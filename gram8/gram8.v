==> flow/design.v <==
module minha_ram8(
    input [15:0] dado_in,
    input [2:0] endereco_in,
    input habilita_in,
    input relogio_in,
    output [15:0] dado_out
);
    reg [15:0] banco_reg [0:7];
    always @(posedge relogio_in) begin
        if (habilita_in) begin
            banco_reg[endereco_in] <= dado_in;
        end
    end
    assign dado_out = banco_reg[endereco_in];
endmodule
module meu_demux8way (input entrada_sinal, input [2:0] controle_sel, output linha_a, output linha_b, output linha_c, output linha_d, output linha_e, output linha_f, output linha_g, output linha_h);
    assign linha_a = (controle_sel == 3'b000) ? entrada_sinal : 0;
    assign linha_b = (controle_sel == 3'b001) ? entrada_sinal : 0;
    assign linha_c = (controle_sel == 3'b010) ? entrada_sinal : 0;
    assign linha_d = (controle_sel == 3'b011) ? entrada_sinal : 0;
    assign linha_e = (controle_sel == 3'b100) ? entrada_sinal : 0;
    assign linha_f = (controle_sel == 3'b101) ? entrada_sinal : 0;
    assign linha_g = (controle_sel == 3'b110) ? entrada_sinal : 0;
    assign linha_h = (controle_sel == 3'b111) ? entrada_sinal : 0;
endmodule
module meu_mux8way16 (
    input [15:0] entrada_a, input [15:0] entrada_b, input [15:0] entrada_c, input [15:0] entrada_d,
    input [15:0] entrada_e, input [15:0] entrada_f, input [15:0] entrada_g, input [15:0] entrada_h,
    input [2:0] seletor_ctrl, output [15:0] saida_dados
);
    assign saida_dados = (seletor_ctrl == 3'b000) ? entrada_a :
                         (seletor_ctrl == 3'b001) ? entrada_b :
                         (seletor_ctrl == 3'b010) ? entrada_c :
                         (seletor_ctrl == 3'b011) ? entrada_d :
                         (seletor_ctrl == 3'b100) ? entrada_e :
                         (seletor_ctrl == 3'b101) ? entrada_f :
                         (seletor_ctrl == 3'b110) ? entrada_g : entrada_h;
endmodule
module minha_ram64(
    input [15:0] dados_entrada,
    input [5:0] endereco_acesso,
    input controle_write,
    input clock_principal,
    output [15:0] dados_saida
);
    wire hab0, hab1, hab2, hab3, hab4, hab5, hab6, hab7;
    wire [15:0] saida_ram0, saida_ram1, saida_ram2, saida_ram3;
    wire [15:0] saida_ram4, saida_ram5, saida_ram6, saida_ram7;
    gdmux8way dmux_ctrl(.in(controle_write), .sel(endereco_acesso[5:3]),
                      .a(hab0), .b(hab1), .c(hab2), .d(hab3),
                      .e(hab4), .f(hab5), .g(hab6), .h(hab7));
    minha_ram8 ram0(dados_entrada, endereco_acesso[2:0], hab0, clock_principal, saida_ram0);
    minha_ram8 ram1(dados_entrada, endereco_acesso[2:0], hab1, clock_principal, saida_ram1);
    minha_ram8 ram2(dados_entrada, endereco_acesso[2:0], hab2, clock_principal, saida_ram2);
    minha_ram8 ram3(dados_entrada, endereco_acesso[2:0], hab3, clock_principal, saida_ram3);
    minha_ram8 ram4(dados_entrada, endereco_acesso[2:0], hab4, clock_principal, saida_ram4);
    minha_ram8 ram5(dados_entrada, endereco_acesso[2:0], hab5, clock_principal, saida_ram5);
    minha_ram8 ram6(dados_entrada, endereco_acesso[2:0], hab6, clock_principal, saida_ram6);
    minha_ram8 ram7(dados_entrada, endereco_acesso[2:0], hab7, clock_principal, saida_ram7);
    gmux8way16 mux_saida(.a(saida_ram0), .b(saida_ram1),
                    .c(saida_ram2), .d(saida_ram3),
                    .e(saida_ram4), .f(saida_ram5),
                    .g(saida_ram6), .h(saida_ram7),
                    .sel(endereco_acesso[5:3]), .out(dados_saida));
endmodule
module minha_memoria512(
    input [15:0] valor_entrada,
    input [8:0] posicao_mem,
    input enable_write,
    input sinal_clock,
    output [15:0] valor_saida
);
    wire ctrl0, ctrl1, ctrl2, ctrl3, ctrl4, ctrl5, ctrl6, ctrl7;
    wire [15:0] resultado_ram0, resultado_ram1, resultado_ram2, resultado_ram3;
    wire [15:0] resultado_ram4, resultado_ram5, resultado_ram6, resultado_ram7;
    gdmux8way dmux_controller(.in(enable_write), .sel(posicao_mem[8:6]),
                      .a(ctrl0), .b(ctrl1), .c(ctrl2), .d(ctrl3),
                      .e(ctrl4), .f(ctrl5), .g(ctrl6), .h(ctrl7));
    minha_ram64 ram0(valor_entrada, posicao_mem[5:0], ctrl0, sinal_clock, resultado_ram0);
    minha_ram64 ram1(valor_entrada, posicao_mem[5:0], ctrl1, sinal_clock, resultado_ram1);
    minha_ram64 ram2(valor_entrada, posicao_mem[5:0], ctrl2, sinal_clock, resultado_ram2);
    minha_ram64 ram3(valor_entrada, posicao_mem[5:0], ctrl3, sinal_clock, resultado_ram3);
    minha_ram64 ram4(valor_entrada, posicao_mem[5:0], ctrl4, sinal_clock, resultado_ram4);
    minha_ram64 ram5(valor_entrada, posicao_mem[5:0], ctrl5, sinal_clock, resultado_ram5);
    minha_ram64 ram6(valor_entrada, posicao_mem[5:0], ctrl6, sinal_clock, resultado_ram6);
    minha_ram64 ram7(valor_entrada, posicao_mem[5:0], ctrl7, sinal_clock, resultado_ram7);
    gmux8way16 mux_seletor(.a(resultado_ram0), .b(resultado_ram1),
                    .c(resultado_ram2), .d(resultado_ram3),
                    .e(resultado_ram4), .f(resultado_ram5),
                    .g(resultado_ram6), .h(resultado_ram7),
                    .sel(posicao_mem[8:6]), .out(valor_saida));
endmodule
module minha_ram4k(
    input [15:0] dado_in,
    input [11:0] endereco_in,
    input habilita_in,
    input relogio_in,
    output [15:0] dado_out
);
    wire habilita0, habilita1, habilita2, habilita3, habilita4, habilita5, habilita6, habilita7;
    wire [15:0] dado_ram0, dado_ram1, dado_ram2, dado_ram3, dado_ram4, dado_ram5, dado_ram6, dado_ram7;
    gdmux8way dmux_inst(
        .in(habilita_in), .sel(endereco_in[11:9]),
        .a(habilita0), .b(habilita1), .c(habilita2), .d(habilita3),
        .e(habilita4), .f(habilita5), .g(habilita6), .h(habilita7)
    );
    gram512 ram0(dado_in, endereco_in[8:0], habilita0, relogio_in, dado_ram0);
    gram512 ram1(dado_in, endereco_in[8:0], habilita1, relogio_in, dado_ram1);
    gram512 ram2(dado_in, endereco_in[8:0], habilita2, relogio_in, dado_ram2);
    gram512 ram3(dado_in, endereco_in[8:0], habilita3, relogio_in, dado_ram3);
    gram512 ram4(dado_in, endereco_in[8:0], habilita4, relogio_in, dado_ram4);
    gram512 ram5(dado_in, endereco_in[8:0], habilita5, relogio_in, dado_ram5);
    gram512 ram6(dado_in, endereco_in[8:0], habilita6, relogio_in, dado_ram6);
    gram512 ram7(dado_in, endereco_in[8:0], habilita7, relogio_in, dado_ram7);
    gmux8way16 mux_inst(
        .a(dado_ram0), .b(dado_ram1), .c(dado_ram2), .d(dado_ram3),
        .e(dado_ram4), .f(dado_ram5), .g(dado_ram6), .h(dado_ram7),
        .sel(endereco_in[11:9]), .out(dado_out)
    );
endmodule
module meu_mux4way16 (
    input [15:0] canal_a, 
    input [15:0] canal_b, 
    input [15:0] canal_c, 
    input [15:0] canal_d, 
    input [1:0] controle_sel, 
    output [15:0] resultado_saida
);
    assign resultado_saida = (controle_sel == 2'b00) ? canal_a :
                             (controle_sel == 2'b01) ? canal_b :
                             (controle_sel == 2'b10) ? canal_c : canal_d;
endmodule
module meu_demux4way (input entrada, input [1:0] seletor, output saida_a, output saida_b, output saida_c, output saida_d);
    assign saida_a = (seletor == 2'b00) ? entrada : 0;
    assign saida_b = (seletor == 2'b01) ? entrada : 0;
    assign saida_c = (seletor == 2'b10) ? entrada : 0;
    assign saida_d = (seletor == 2'b11) ? entrada : 0;
endmodule
module minha_ram16k(
    input [15:0] entrada_dados,
    input [13:0] endereco_mem,
    input controle_escrita,
    input clock_sistema,
    output [15:0] saida_dados
);
    wire habilita0, habilita1, habilita2, habilita3;
    wire [15:0] dados_ram0, dados_ram1, dados_ram2, dados_ram3;
    gdmux4way dmux_inst(.in(controle_escrita), .sel(endereco_mem[13:12]),
                      .a(habilita0), .b(habilita1),
                      .c(habilita2), .d(habilita3));
    minha_ram4k ram0(entrada_dados, endereco_mem[11:0], habilita0, clock_sistema, dados_ram0);
    minha_ram4k ram1(entrada_dados, endereco_mem[11:0], habilita1, clock_sistema, dados_ram1);
    minha_ram4k ram2(entrada_dados, endereco_mem[11:0], habilita2, clock_sistema, dados_ram2);
    minha_ram4k ram3(entrada_dados, endereco_mem[11:0], habilita3, clock_sistema, dados_ram3);
    gmux4way16 mux_inst(.a(dados_ram0), .b(dados_ram1),
                    .c(dados_ram2), .d(dados_ram3),
                    .sel(endereco_mem[13:12]), .y(saida_dados));
endmodule
* Tool chain data of minha_ram8
What the tools print for minha_ram8, step after step.
Lines are those of the file above, counted from 1.
Operators: Yosys type, input widths -> output width; for muxes data width and select width s.
Cell names lack the library's common part.
The mark - stands for no value.
- Top module :: minha_ram8
- Clock port :: relogio_in
- Cell library :: sky130hd
- Timing corner :: tt_025C_1v80

* Word-level counts
Source: Yosys, flattened and elaborated, memories not mapped. Widths are those after wreduce; folded enables and synchronous resets count as part of the registers. Registers that Yosys merges into a memory's read port (data or address) are not register bits. Print and check cells do not count. Equal cells are merged and count once.
Yosys's memory passes give these memory sizes; they may raise the number of words (mostly to a power of two), join words into wider ones and drop unused or constant bits.
- Flip-flop bits (word level) :: 0
- Bits in latches :: 0
- Bits in writable memories :: 128
- ROM bits :: 0
- Clocked read ports x word width :: 0
- Memories :: 1
- Bits of input ports :: 21
- Output and inout port bits :: 16
- Word-level cells :: 4
** Memory list
- banco_reg :: words 8, bits a word 16, read ports 1, wr ports 1, RTL line 8 : reg [15:0] banco_reg [0:7];
- $add $sub $neg :: 0
- Multipliers :: 0
- Div/mod/pow operators :: 0
- $lt $le $gt $ge :: 0
- Equality and inequality tests :: 0
- Shift-type cells :: 0
- Mux-type cells :: 3
- Bitwise gates (word level) :: 0
- Reduce/logical cells :: 0
** Operator list (number)
- $mux 16 :: 1
- $mux 3 :: 1
- $mux 1 :: 1

* Depth
Depth = most cells in a row (Yosys ltp): at word level without a register or memory, in the mapped netlist without a sequential cell, where the memories' decode and read muxes count.
- Word-level depth :: 1
- ABC_AREA :: 1
- Gate-level depth with buffers :: 9
- Mapped depth without buffers :: 7

* After synthesis
Yosys stat after the flow's synthesis: flattened, memories mapped to cells. It holds for the ABC_AREA given above (unset counts as 0); a run with the other value may have another netlist.
- Standard cells after synthesis :: 532
- Cell area after synthesis :: 5441.5 um^2
- Area of sequential cells :: 3843.7 um^2
- Mapped flip-flops :: 128
- Buffers :: 20
** Cells by type
- edfxtp_1 :: number 128, area in all 3.84E+03 um^2
- nand2_1 :: number 265, area in all 994.704 um^2
- inv_1 :: number 75, area in all 281.52 um^2
- nand3_1 :: number 30, area in all 150.144 um^2
- buf_2 :: number 12, area in all 60.058 um^2
- buf_4 :: number 3, area in all 22.522 um^2
- nor2_1 :: number 6, area in all 22.522 um^2
- inv_2 :: number 5, area in all 18.768 um^2
- buf_6 :: number 1, area in all 11.261 um^2
- nor2_4 :: number 1, area in all 11.261 um^2
- nor3_1 :: number 2, area in all 10.01 um^2
- buf_1 :: number 2, area in all 7.507 um^2
- clkbuf_1 :: number 2, area in all 7.507 um^2

* Worst setup path after synthesis
Source: OpenSTA report_checks on the synthesized netlist (no wires, ideal clock, input and output delay 20% of the period each), path of least setup slack; recovery checks are left aside. Register names are those of the netlist, which keeps one name where synthesis merged equal registers.
- Path type :: input -> register
- From :: input endereco_in[0]
- To :: memory banco_reg[0][0]
- Period :: 2.42 ns
- Input delay :: 0.484 ns
- Setup time :: 0.409 ns
- Time at the first pin :: 0.484 ns
- Arrival time :: 2.103 ns
- Data required time :: 2.011 ns
- Path slack :: -0.093 ns
- Path delay :: 2.028 ns
- Driving pins on the path :: 5
- Buffers on the path :: 2
- Period reached after synthesis :: 2.513 ns
"path delay" is the arrival time less input delay plus setup time.
"driving pins on the path" counts driving pins, that of a launching flip-flop among them; a cell with two outputs on the path counts twice.
"period reached after synthesis" is the clock period less the worst setup slack; recovery checks do not enter. This is arithmetic on one report: input and output delays are still those of the set period (20% each).
Between the ends stands the longest chain of elaborated cells between them, by number of cells; it is not shown to be the way that was timed. Of several equally long chains one is given.
Each line given opens the expression or statement behind the cell; cells for indexed reads and writes are added by Yosys, which also makes memories of some case tables.
- Cells stage by stage :: inv_2 buf_2 buf_2 nand2_1 nor3_1
- Cells in the longest elaborated chain :: 1
- Elaborated cells between the ends (all ways) :: 1
- Source lines of those cells :: 1
- Those cells by class :: mux (1)
** RTL lines, path after synthesis
- from (decl) :: RTL line 3 : input [2:0] endereco_in,
- $mux 3 :: RTL line 10 : if (habilita_in) begin
- to (decl) :: RTL line 8 : reg [15:0] banco_reg [0:7];

* Timing after layout
Path of least setup slack in the final report of job 1 (OpenROAD, finished layout, wires in). Where an end is a register, its clock arrival counts in the times.
- Path type :: input -> output
- From :: input endereco_in[0]
- To :: output dado_out[6]
- Period :: 2.64 ns
- Input delay :: 0.53 ns
- External output delay :: 0.53 ns
- Time at the first pin :: 0.53 ns
- Arrival time :: 1.88 ns
- Data required time :: 2.11 ns
- Path slack :: 0.23 ns
- Driving pins on the path :: 10
- Buffers on the path :: 4
Between the ends stands the longest chain of elaborated cells between them, by number of cells; it is not shown to be the way that was timed. Of several equally long chains one is given.
A memory read counts as a cell of the chain, while the word-level depth stops at memories.
- Cells stage by stage :: dlygate4sd2_1 inv_2 buf_8 buf_4 nand2_1 nand3_1 nand2_1 inv_1 nand2_1 dlygate4sd2_1
- Cells in the longest elaborated chain :: 1
- Elaborated cells between the ends (all ways) :: 1
- Source lines of those cells :: 1
- Those cells by class :: memory (1)
** RTL lines, path after layout
- from (decl) :: RTL line 3 : input [2:0] endereco_in,
- $mem_v2 8x16 :: RTL line 8 : reg [15:0] banco_reg [0:7];
- to (decl) :: RTL line 6 : output [15:0] dado_out

## Implementation results

minha_ram8 through Yosys and OpenROAD on sky130hd: 2 stored runs, unordered, with their settings and measured results. The constraints put input and output delay at 20% of the set period each and load the outputs with 0.01 pF.
By "achieved period" is meant the clock period of the run minus its worst setup slack. This is arithmetic on one report: input and output delays are still those of the set period (20% each).
"critical path time": the worst setup path's part of the clock period (all of it between registers, 20% less for each end at a port) less its slack. A launch clock that arrives late makes it longer, a capture clock that arrives late makes it shorter.
By "total power of the final layout" is meant OpenSTA's value without simulated activity: inputs other than the clock are taken to toggle once in ten clock periods, and the tool carries that through the logic.

* Job 1
** Files
==> flow/run.sh <==
#!/bin/bash
# the make line also repeats the synthesis and layout settings of config.mk as NAME=value (left out here)
make -C /OpenROAD-flow-scripts/flow DESIGN_CONFIG=/design/flow/config.mk WORK_HOME=/design/flow/orfs CLKGATE_MAP_FILE= finish
==> flow/config.mk <==
export PLATFORM = sky130hd
export DESIGN_NAME = minha_ram8
export DESIGN_NICKNAME = minha_ram8
export VERILOG_FILES = /design/flow/design.v
export SDC_FILE = /design/flow/constraint.sdc
export NUM_CORES = 4
export LEC_CHECK = 0
export ABC_AREA = 1
export CAP_MARGIN = 15
export CELL_PAD_IN_SITES_DETAIL_PLACEMENT = 1
export CELL_PAD_IN_SITES_GLOBAL_PLACEMENT = 3
export CORE_ASPECT_RATIO = 1.23
export CORE_MARGIN = 2
export CORE_UTILIZATION = 29
export CTS_CLUSTER_DIAMETER = 276
export GPL_TIMING_DRIVEN = 0
export HOLD_SLACK_MARGIN = 0.05
export MAX_ROUTING_LAYER = met5
export PLACE_DENSITY_LB_ADDON = 0.04
export SETUP_SLACK_MARGIN = 0.05
export SLEW_MARGIN = 20
==> flow/constraint.sdc <==
create_clock -name core_clock -period 2.64 [get_ports {relogio_in}]
set_input_delay 0.5280 -clock core_clock [delete_from_list [all_inputs] [get_ports {relogio_in}]]
set_output_delay 0.5280 -clock core_clock [all_outputs]
set_load 0.01 [all_outputs]
** Results
- Setup TNS :: 0.000 ns
- Smallest setup slack :: 0.230 ns
- Smallest hold slack :: 0.701 ns
- Total power of the final layout :: 5122 µW
- Achieved period :: 2.410 ns
- Utilization in the final report :: 0.378
- Chip area after synthesis (Yosys) :: 5441.5 um^2
- Critical path time :: 1.35 ns
- Critical path type :: input -> output
- Full die area :: 19881.4 um^2
- Std-cell area (final layout) :: 6941.7 um^2

* Job 2
** Files
==> flow/run.sh <==
#!/bin/bash
# the make line also repeats the synthesis and layout settings of config.mk as NAME=value (left out here)
make -C /OpenROAD-flow-scripts/flow DESIGN_CONFIG=/design/flow/config.mk WORK_HOME=/design/flow/orfs CLKGATE_MAP_FILE= finish
==> flow/config.mk <==
export PLATFORM = sky130hd
export DESIGN_NAME = minha_ram8
export DESIGN_NICKNAME = minha_ram8
export VERILOG_FILES = /design/flow/design.v
export SDC_FILE = /design/flow/constraint.sdc
export NUM_CORES = 4
export LEC_CHECK = 0
export CAP_MARGIN = 20
export CORE_MARGIN = 2
export CORE_UTILIZATION = 47
export CTS_CLUSTER_SIZE = 16
export MIN_ROUTING_LAYER = met2
export PLACE_DENSITY = 0.92
export SLEW_MARGIN = 20
==> flow/constraint.sdc <==
create_clock -name core_clock -period 1.87 [get_ports {relogio_in}]
set_input_delay 0.3740 -clock core_clock [delete_from_list [all_inputs] [get_ports {relogio_in}]]
set_output_delay 0.3740 -clock core_clock [all_outputs]
set_load 0.01 [all_outputs]
** Results
- Setup TNS :: -4.514 ns
- Smallest setup slack :: -0.381 ns
- Smallest hold slack :: 0.580 ns
- Total power of the final layout :: 7358 µW
- Achieved period :: 2.251 ns
- Utilization in the final report :: 0.631
- Chip area after synthesis (Yosys) :: 4972.3 um^2
- Critical path time :: 1.88 ns
- Critical path type :: register -> output
- Full die area :: 11418.0 um^2
- Std-cell area (final layout) :: 6482.5 um^2
